==> flow/design.v <==
module instruction_execution_unit #(
    parameter INSTR_WIDTH       = 32,
    parameter INSTR_ADDR_WIDTH  = 16,
    parameter DATA_WIDTH        = 16,
    parameter DATA_ADDR_WIDTH   = 16,
    parameter PC_MEM_ADDR       = 16'h8000
) (
    input  logic clk,
    input  logic rst,
    input  logic [INSTR_WIDTH - 1 : 0]      instr_din,
    output logic [INSTR_ADDR_WIDTH - 1 : 0] instr_addr,
    input  logic [DATA_WIDTH - 1 : 0]       data_din,
    output logic [DATA_ADDR_WIDTH - 1 : 0]  data_addr,
    output logic                            data_wr,
    output logic [DATA_WIDTH - 1 : 0]       data_dout,
    input  run,
    output busy
);
    logic [DATA_WIDTH - 1 : 0]          temp_reg;
    logic [DATA_ADDR_WIDTH - 1 : 0]     write_addr_reg;
    logic [DATA_ADDR_WIDTH - 1 : 0]     pc_reg;
    logic [DATA_ADDR_WIDTH - 1 : 0]     next_write_addr;
    logic [DATA_ADDR_WIDTH - 1 : 0]     next_read_addr;
    assign instr_addr       = pc_reg;
    assign next_read_addr   = instr_din[DATA_ADDR_WIDTH - 1 : 0];
    assign next_write_addr  =  instr_din[2 * DATA_ADDR_WIDTH - 1 : DATA_ADDR_WIDTH];
    typedef enum logic [1:0] { 
        IDLE, FETCH, WRITE
    } 
    state_t;
    state_t curr_state, next_state;
    always_ff @(posedge clk) begin
        if (rst) begin
            curr_state      <= IDLE;
            temp_reg        <= '0;
            write_addr_reg  <= '0;
            pc_reg          <= '0;
        end
        else begin
            curr_state <= next_state;
            case (curr_state)
                FETCH: begin
                    temp_reg        <= data_din;
                    write_addr_reg  <= next_write_addr;
                    if (next_write_addr == PC_MEM_ADDR) begin
                        pc_reg      <= data_din;
                    end
                    else begin
                        pc_reg      <= pc_reg + 1;
                    end
                end
                WRITE: begin
                end
            endcase
        end
    end
    always_comb begin
        data_addr = 'b0;
        data_wr   = 1'b0;
        data_dout = temp_reg; 
        next_state = curr_state;
        case (curr_state)
            IDLE: begin 
                if (run)    next_state = FETCH;
                else        next_state = IDLE;
            end
            FETCH: begin
                next_state = WRITE;
                data_addr  = next_read_addr;
            end
            WRITE: begin
                if (run)    next_state = FETCH;
                else        next_state = IDLE;
                data_addr = write_addr_reg;
                data_dout = temp_reg;
                data_wr   = 1'b1;
            end
            default: begin
                next_state = IDLE;
            end
        endcase
    end
endmodule
* Reports on instruction_execution_unit
Tool output for the design above, in the order of the flow.
Lines are those of the file above, counted from 1.
Operators: Yosys type, input widths -> output width; for muxes data width and select width s.
Cell names lack the library's common part.
The mark -- stands for no value.
- Design top :: instruction_execution_unit
- Clock input :: clk
- Cell library :: sky130hd
- Library corner :: tt_025C_1v80

* Word-level counts
Yosys after proc, flatten, opt, wreduce and memory -nomap, before mapping. Enables and synchronous resets that opt folds into registers are not counted as muxes. Memory bits, and registers merged into a memory's read port (data or address), are not among the register bits. Print and check cells are not counted. Equal cells are merged and count once.
- Register bits :: 50
- Reductions and logical operators :: 2
- Mux-type cells :: 5
- Eq/ne operators :: 3
- $add $sub $neg :: 1
** Operators with widths (number)
- $pmux 16 s2 :: 1
- $add 16x1->16 const B :: 1
- $eq 16x16->1 const B :: 1
- $mux 16 :: 1
- $pmux 2 s2 :: 1
- $eq 2x1->1 const B :: 1
- $eq 2x2->1 const B :: 1
- $logic_not 2->1 :: 1
- $reduce_or 2->1 :: 1
- $mux 1 :: 2

* Depth
Longest topological path by Yosys (ltp), each cell counted once; first at word level (registers and memories cut), then after technology mapping (sequential cells cut; the memories' decode and read muxes count).
- Depth after elaboration :: 3
- ABC_AREA :: 1
- Depth in mapped cells :: 9

* After synthesis
The flow's flattened synthesis, as Yosys stat reports it; memories are mapped. The netlist is that of the ABC_AREA named above (0 if unset); the other value can give another one.
** Cells by type
- dfxtp_1 :: number 51, area in all 1.02E+03 um2
- nand2_1 :: number 94, area in all 352.838 um2
- nor2_1 :: number 60, area in all 225.216 um2
- a22o_1 :: number 16, area in all 140.134 um2
- nand3_1 :: number 22, area in all 110.106 um2
- inv_1 :: number 29, area in all 108.854 um2
- o21ai_0 :: number 20, area in all 100.096 um2
- a21oi_1 :: number 17, area in all 85.082 um2
- o21ai_1 :: number 14, area in all 70.067 um2
- nand3_2 :: number 6, area in all 60.058 um2
- clkbuf_1 :: number 9, area in all 33.782 um2
- a21oi_2 :: number 3, area in all 26.275 um2
- nor2_2 :: number 4, area in all 25.024 um2
- buf_6 :: number 2, area in all 22.522 um2
- nor2_4 :: number 2, area in all 22.522 um2
- buf_2 :: number 4, area in all 20.019 um2
- inv_2 :: number 5, area in all 18.768 um2
- nand4_1 :: number 3, area in all 18.768 um2
Other cell types: 11; their cells: 18.
- Flip-flops :: 51
- Mapped area :: 2576.2 um2
- Sequential area :: 1021.0 um2
- Cell count :: 379

* Timing after synthesis
Source: OpenSTA report_checks on the synthesized netlist (no wires, ideal clock, input and output delay 20% of the period each), path of least setup slack; recovery checks are left aside. Register names are those of the netlist, which keeps one name where synthesis merged equal registers.
- Path kind :: register to output
- Start :: register curr_state
- End :: output data_addr[11]
- Path delay :: 1.101 ns
- Path slack :: 0.491 ns
- Time at the first pin :: 0.000 ns
- External output delay :: 0.398 ns
- Stages on the path :: 4
- Path buffers :: 2
- Data required time :: 1.592 ns
- Clock period :: 1.99 ns
- Data arrival time :: 1.101 ns
- Synthesis period reached :: 1.499 ns
"path delay" = arrival - input delay + setup time.
At an output port there is no setup time.
"stages on the path" counts driving pins, that of a launching flip-flop among them; a cell with two outputs on the path counts twice.
"synthesis period reached" = period - worst setup slack (recovery checks aside). The figure is calculated, with input and output delays left at 20% of the set period.
Where an end lacks its bit number, it is one bit of the signal, or one of the new flip-flops if synthesis recoded a state register.
- Cells stage by stage :: dfxtp_1 > buf_1 > clkbuf_1 > a22o_1
** RTL lines, path post-synthesis
- start, declared :: RTL line 31 : state_t curr_state, next_state;
- start, assigned :: RTL line 34 : curr_state      <= IDLE;
- start, assigned :: RTL line 40 : curr_state <= next_state;
- end, declared :: RTL line 13 : output logic [DATA_ADDR_WIDTH - 1 : 0]  data_addr,
Chain of elaborated cells between the ends: none given.

* Timing after layout
From the final timing report of entry A: the path of least setup slack in the routed layout; clock arrival at registers is part of the times.
- Path kind :: input to output
- Start :: input instr_din[13]
- End :: output data_addr[13]
- External output delay :: 0.44 ns
- Stages on the path :: 3
- Clock period :: 2.18 ns
- Path slack :: 0.40 ns
- Path buffers :: 2
- Time at the first pin :: 0.44 ns
- Data required time :: 1.74 ns
- Data arrival time :: 1.34 ns
Between the ends stands the longest chain of elaborated cells between them, by number of cells; it is not shown to be the way that was timed. Of several equally long chains one is given.
A line is the first line of the expression or statement that the cell stems from. Yosys adds cells for indexed reads and writes and turns some case tables into memories.
- Cells stage by stage :: clkdlybuf4s50_1 > a22o_1 > dlygate4sd2_1
- Cells in the longest elaborated chain :: 1
- Elaborated cells between the ends (all ways) :: 1
- Source lines of those cells :: 1
** RTL lines, path after layout
- start, declared :: RTL line 10 : input  logic [INSTR_WIDTH - 1 : 0]      instr_din,
- $pmux 16 s2 :: RTL line 62 : case (curr_state)
- end, declared :: RTL line 13 : output logic [DATA_ADDR_WIDTH - 1 : 0]  data_addr,

==> results <==
Stored flow runs of instruction_execution_unit (2 of them; Yosys, OpenROAD, sky130hd). They differ in their settings and are not a sequence. Constraints: input delay and output delay 20% of the set period each, output load 0.01 pF.
"period reached" is the run's clock period less its worst setup slack. It is reckoned from that one timing run; input and output delays stay at 20% of the period that was set.
"total design power" rests on the timing tool's default activity at the inputs, not on a simulated workload.

** Entry A
- Settings :: period_ns=2.18; CORE_UTILIZATION=22; SETUP_SLACK_MARGIN=0.36; PLACE_DENSITY_LB_ADDON=0.17; CORE_MARGIN=2; CELL_PAD_IN_SITES_GLOBAL_PLACEMENT=2; CELL_PAD_IN_SITES_DETAIL_PLACEMENT=2; ABC_AREA=1; GPL_ROUTABILITY_DRIVEN=0; MAX_ROUTING_LAYER=met5; CAP_MARGIN=20; SLEW_MARGIN=20
- Mapped cell area after synthesis :: 2576.2 um2
- Area of the die :: 12592.2 um2
- Utilization after layout :: 34.6 %
- Smallest setup slack :: 0.400 ns
- Total negative setup slack :: 0.000 ns
- Final worst hold slack :: 0.467 ns
- Total design power :: 2147 uW
- Period reached :: 1.780 ns

** Entry B
- Settings :: period_ns=1.62; CORE_UTILIZATION=20; SETUP_SLACK_MARGIN=0.24; PLACE_DENSITY_LB_ADDON=0.05; CORE_MARGIN=8; CELL_PAD_IN_SITES_GLOBAL_PLACEMENT=1; TNS_END_PERCENT=75; GPL_ROUTABILITY_DRIVEN=1; CTS_CLUSTER_SIZE=43; CTS_CLUSTER_DIAMETER=158; CAP_MARGIN=20; SLEW_MARGIN=20
- Mapped cell area after synthesis :: 2454.9 um2
- Area of the die :: 16075.7 um2
- Utilization after layout :: 38.2 %
- Smallest setup slack :: 0.041 ns
- Total negative setup slack :: 0.000 ns
- Final worst hold slack :: 0.260 ns
- Total design power :: 3001 uW
- Period reached :: 1.579 ns
